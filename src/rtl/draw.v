==> flow/design.v <==
`timescale 1ns / 1ps
module draw(
    input wire rst,
    input wire pclk,
    input wire [11:0] hcount_in,
    input wire hsync_in,
    input wire hblnk_in,
    input wire [11:0] vcount_in,
    input wire vsync_in,
    input wire vblnk_in,
    input wire [11:0] rgb_in,
    input wire detected_flag,
    input wire continuous,
    output reg [11:0] hcount_out,
    output reg hsync_out,
    output reg hblnk_out,
    output reg [11:0] vcount_out,
    output reg vsync_out,
    output reg vblnk_out,
    output reg [11:0] rgb_out,
    output reg nblank_out
    );
    reg [11:0] rgb_out_nxt;
    localparam RECTANGLE_X_POSITION = 100;
    localparam RECTANGLE_Y_POSITION = 100;
    localparam RECTANGLE_HEIGHT = 100;
    localparam RECTANGLE_WIDTH = 100;
    localparam RECTANGLE_COLOUR_NOT_CONTINUOUS = 12'hf_f_0;
    localparam RECTANGLE_COLOUR_CONTINUOUS = 12'h0_0_f;
    localparam CIRCLE_X_POSITION = 500;
    localparam CIRCLE_Y_POSITION = 150;
    localparam CIRCLE_RADIUS = 50;
    localparam CIRCLE_COLOUR_DETECTED = 12'h0_f_0;
    localparam CIRCLE_COLOUR_NOT_DETECTED = 12'hf_0_0;
    always @(posedge pclk) begin
        if (rst) begin
        hcount_out <= 0;
        hsync_out <= 0;
        hblnk_out <= 0;
        vcount_out <= 0;
        vsync_out <= 0;
        vblnk_out <= 0;
        rgb_out <= 0;
        nblank_out <= 0;
        end
        else begin
        hcount_out <= hcount_in;
        hsync_out <= hsync_in;
        hblnk_out <= hblnk_in;
        vcount_out <= vcount_in;
        vsync_out <= vsync_in;
        vblnk_out <= vblnk_in;
        rgb_out <= rgb_out_nxt;
        nblank_out <= !(hblnk_in || vblnk_in);
        end        
    end
    always @* begin
        if (hcount_in >= RECTANGLE_X_POSITION
            && hcount_in < (RECTANGLE_X_POSITION + RECTANGLE_WIDTH)
            && vcount_in >= RECTANGLE_Y_POSITION
            && vcount_in <= (RECTANGLE_Y_POSITION+RECTANGLE_HEIGHT)) begin 
            if (continuous) begin
                rgb_out_nxt = RECTANGLE_COLOUR_CONTINUOUS;         
            end
            else begin
                rgb_out_nxt = RECTANGLE_COLOUR_NOT_CONTINUOUS;
            end
        end
        else if ((hcount_in-CIRCLE_X_POSITION)*(hcount_in-CIRCLE_X_POSITION) + (vcount_in-CIRCLE_Y_POSITION)*(vcount_in-CIRCLE_Y_POSITION) <= CIRCLE_RADIUS) begin
            if (detected_flag) begin
                rgb_out_nxt = CIRCLE_COLOUR_DETECTED;
            end
            else begin
                rgb_out_nxt = CIRCLE_COLOUR_NOT_DETECTED;
            end
        end
        else begin
            rgb_out_nxt = rgb_in;  
        end
    end
endmodule
---- Step by step through the tools: draw ----
Tool output for the design above, in the order of the flow.
Lines are those of the file above, counted from 1.
Library cell names are shortened.
Not given: -
set-up
  top module .............................. draw
  clock ................................... pclk
  standard-cell library ................... sky130hd
  timing corner ........................... tt_025C_1v80

---- Elaborated design ----
Source: Yosys, flattened and elaborated, memories not mapped. Widths are those after wreduce; folded enables and synchronous resets count as part of the registers. Registers that Yosys merges into a memory's read port (data or address) are not register bits. Print and check cells do not count. Equal cells are merged and count once.
operators by class
  add/sub/neg operators ................... 3
  $mul .................................... 2
  magnitude comparators ................... 5
  muxes and demuxes ....................... 4
  reduce/logical cells .................... 5
operators by type and width
  cell                                                         number
  multiplier 13 x 13 -> 26 bit                                 2
  two-way mux 12 bit                                           4
  less-or-equal comparator 32 x 6 -> 1 bit with constant B     1
  adder 26 x 26 -> 27 bit                                      1
  greater-or-equal comparator 12 x 7 -> 1 bit with constant B  2
  subtractor 12 x 8 -> 13 bit with constant B                  1
  subtractor 12 x 9 -> 13 bit with constant B                  1
  less-or-equal comparator 12 x 8 -> 1 bit with constant B     1
  less-than comparator 12 x 8 -> 1 bit with constant B         1
  logical AND 1 bit                                            3
  logical OR 1 bit                                             1
  zero test 1 bit                                              1
word-level totals
  flip-flop bits (word level) ............. 41
  bits of input ports ..................... 44
  output and inout port bits .............. 41

---- Longest topological paths ----
Yosys ltp: most cells in a row. Word level: on the elaborated netlist, between registers, memories and ports. Mapped: between sequential cells and ports; inverters and the memories' decode and read muxes count.
logic depth
  depth after elaboration ................. 6
  ABC_AREA ................................ 0
  mapped depth ............................ 36

---- Synthesis result ----
The flow's flattened synthesis, as Yosys stat reports it; memories are mapped. The netlist is that of the ABC_AREA named above (0 if unset); the other value can give another one.
Totals and module areas in this step are rounded.
synthesis totals
  cell count .............................. 1,468
  cell area after synthesis ............... 13,800 um2
  mapped flip-flops ....................... 41
  buffers ................................. 33
cell types
  cell      number
  fa_1      344
  inv_1     434
  ha_1      117
  dfxtp_1   41
  nor2_1    115
  nand2_1   73
  xnor2_1   28
  nor2b_1   32
  a21oi_1   28
  xor2_1    15
  o21ai_0   23
  and2_1    18
  clkbuf_1  25
  nand2b_1  15
  a21o_1    10
  or2_2     11
  nand3_1   13
  a31oi_1   10
Not listed: further types 54, cells in them 116.

---- Timing after synthesis ----
Source: OpenSTA report_checks on the synthesized netlist (no wires, ideal clock, input and output delay 20% of the period each), path of least setup slack; recovery checks are left aside. Register names are those of the netlist, which keeps one name where synthesis merged equal registers.
path post-synthesis
  kind .................................... input port to flip-flop
  start ................................... in hcount_in[2]
  end ..................................... reg rgb_out[10]
  clock period ............................ 11,300 ps
  input delay ............................. 2,260 ps
  library setup time ...................... 74 ps
  time at the first pin ................... 2,260 ps
  data arrival time ....................... 10,417 ps
  path slack .............................. 809 ps
  delay of the path ....................... 8,231 ps
  stages on the path ...................... 31
  buffers on the path ..................... 5
  synthesis period reached ................ 10,491 ps
"delay of the path" = arrival - input delay + setup time.
"stages on the path": output pins that drive a net of the path, with the launching flip-flop's if there is one; two outputs of one cell count as two.
"synthesis period reached" = period - worst setup slack (recovery checks aside). The figure is calculated, with input and output delays left at 20% of the set period.
Between the ends stands the longest chain of elaborated cells between them, by number of cells; it is not shown to be the way that was timed. Of several equally long chains one is given.
Each line given opens the expression or statement behind the cell; cells for indexed reads and writes are added by Yosys, which also makes memories of some case tables.
on the way, post-synthesis
  cell sequence ........................... clkbuf_1 > inv_1 > ha_1 > nor2b_1 > and4_1 > a21o_1 > clkbuf_1 > clkbuf_1 > nor2_1 > fa_1 > fa_1 > fa_1 > inv_1 > fa_1 > inv_1 > fa_1 > inv_1 > fa_1 > fa_1 > inv_1 > ha_1 > clkbuf_1 > a21oi_1 > o21ai_1 > nand4b_1 > a21o_1 > a2111oi_1 > nand4_1 > buf_2 > or3_4 > a31oi_1
  cells in the longest elaborated chain ... 6
  elaborated cells between the ends (all ways) .. 11
  source lines of those cells ............. 3
  classes of those cells .................. add/sub: 2; mul: 1; compare: 3; mux: 2; reduce/logical: 3
ends and longest elaborated chain, post-synthesis
  element                                   line  source
  start, declared                           5     input wire [11:0] hcount_in,
  subtractor 12 x 9 -> 13 bit               69    else if ((hcount_in-CIRCLE_X_POSITION)*(hcount_in-CIRCLE_X_POSITION) + (vcount_in-CIRCLE_Y_POSITION)*(vcount_i ...
  multiplier 13 x 13 -> 26 bit              69
  adder 26 x 26 -> 27 bit                   69
  less-or-equal comparator 32 x 6 -> 1 bit  69
  two-way mux 12 bit                        69
  two-way mux 12 bit                        58    if (hcount_in >= RECTANGLE_X_POSITION
  end, assigned                             43    rgb_out <= 0;
  end, assigned                             53    rgb_out <= rgb_out_nxt;
  end, declared                             20    output reg [11:0] rgb_out,

---- Timing after layout ----
From the final timing report of stored run 1: the path of least setup slack in the routed layout; clock arrival at registers is part of the times.
The report prints the path's times to 10 ps; the period is as set.
path post-layout
  kind .................................... input port to flip-flop
  start ................................... in vcount_in[1]
  end ..................................... reg rgb_out[4]
  clock period ............................ 18,900 ps
  input delay ............................. 3,780 ps
  library setup time ...................... 80 ps
  time at the first pin ................... 3,780 ps
  data arrival time ....................... 15,190 ps
  path slack .............................. 3,910 ps
  stages on the path ...................... 29
  buffers on the path ..................... 1
Between the ends stands the longest chain of elaborated cells between them, by number of cells; it is not shown to be the way that was timed. Of several equally long chains one is given.
on the way, post-layout
  cell sequence ........................... clkdlybuf4s50_1 > a21oi_1 > nor2b_1 > o31ai_1 > nand3_1 > inv_1 > nand2_1 > inv_1 > fa_1 > inv_1 > fa_1 > inv_1 > fa_1 > fa_1 > fa_1 > fa_1 > inv_1 > fa_1 > inv_1 > ha_1 > and4_1 > and3_1 > nand3_2 > nand4b_1 > a2111oi_0 > a2111oi_1 > nand4_1 > or3_1 > a31oi_1
  cells in the longest elaborated chain ... 6
  elaborated cells between the ends (all ways) .. 10
  source lines of those cells ............. 4
  classes of those cells .................. add/sub: 2; mul: 1; compare: 3; mux: 2; reduce/logical: 2
ends and longest elaborated chain, post-layout
  element                                   line  source
  start, declared                           8     input wire [11:0] vcount_in,
  subtractor 12 x 8 -> 13 bit               69    else if ((hcount_in-CIRCLE_X_POSITION)*(hcount_in-CIRCLE_X_POSITION) + (vcount_in-CIRCLE_Y_POSITION)*(vcount_i ...
  multiplier 13 x 13 -> 26 bit              69
  adder 26 x 26 -> 27 bit                   69
  less-or-equal comparator 32 x 6 -> 1 bit  69
  two-way mux 12 bit                        69
  two-way mux 12 bit                        58    if (hcount_in >= RECTANGLE_X_POSITION
  end, assigned                             43    rgb_out <= 0;
  end, assigned                             53    rgb_out <= rgb_out_nxt;
  end, declared                             20    output reg [11:0] rgb_out,

Appendix: measured runs

Top module draw; platform sky130hd; tools Yosys and OpenROAD; 2 stored runs in no particular order. Input and output delays are each 20% of the period that was set; the output load is 0.01 pF.
"worst path time" = time allowed to the worst setup path (clock period - input delay - output delay, where it has them) - its slack; a late launch clock adds to it, a late capture clock takes from it.
"worst path time" is known to 10 ps.
The measured numbers are rounded.

---- stored run 1 ----
settings
  period_ns = 18.9
  CORE_UTILIZATION = 24
  SETUP_SLACK_MARGIN = 0.42
  PLACE_DENSITY_LB_ADDON = 0.24
  CORE_ASPECT_RATIO = 0.85
  CORE_MARGIN = 8
  CELL_PAD_IN_SITES_DETAIL_PLACEMENT = 1
  CAP_MARGIN = 0
  SLEW_MARGIN = 30
  MIN_ROUTING_LAYER = met2
results
  die area ................................ 65,460 um2
  smallest setup slack .................... 3,910 ps
  synthesized cell area ................... 13,800 um2
  setup total negative slack .............. 0 ps
  standard-cell area after routing ........ 15,740 um2
  worst path time ......................... 11,210 ps
  worst setup path type ................... input port to flip-flop

---- stored run 2 ----
settings
  period_ns = 10.7
  SETUP_SLACK_MARGIN = -0.93
  CAP_MARGIN = 20
  CORE_MARGIN = 2
  CORE_UTILIZATION = 40
  SLEW_MARGIN = 20
results
  setup total negative slack .............. -1,398 ps
  die area ................................ 36,010 um2
  worst path time ......................... 8,760 ps
  worst setup path type ................... input port to flip-flop
  smallest setup slack .................... -204 ps
  standard-cell area after routing ........ 15,990 um2
  synthesized cell area ................... 13,800 um2
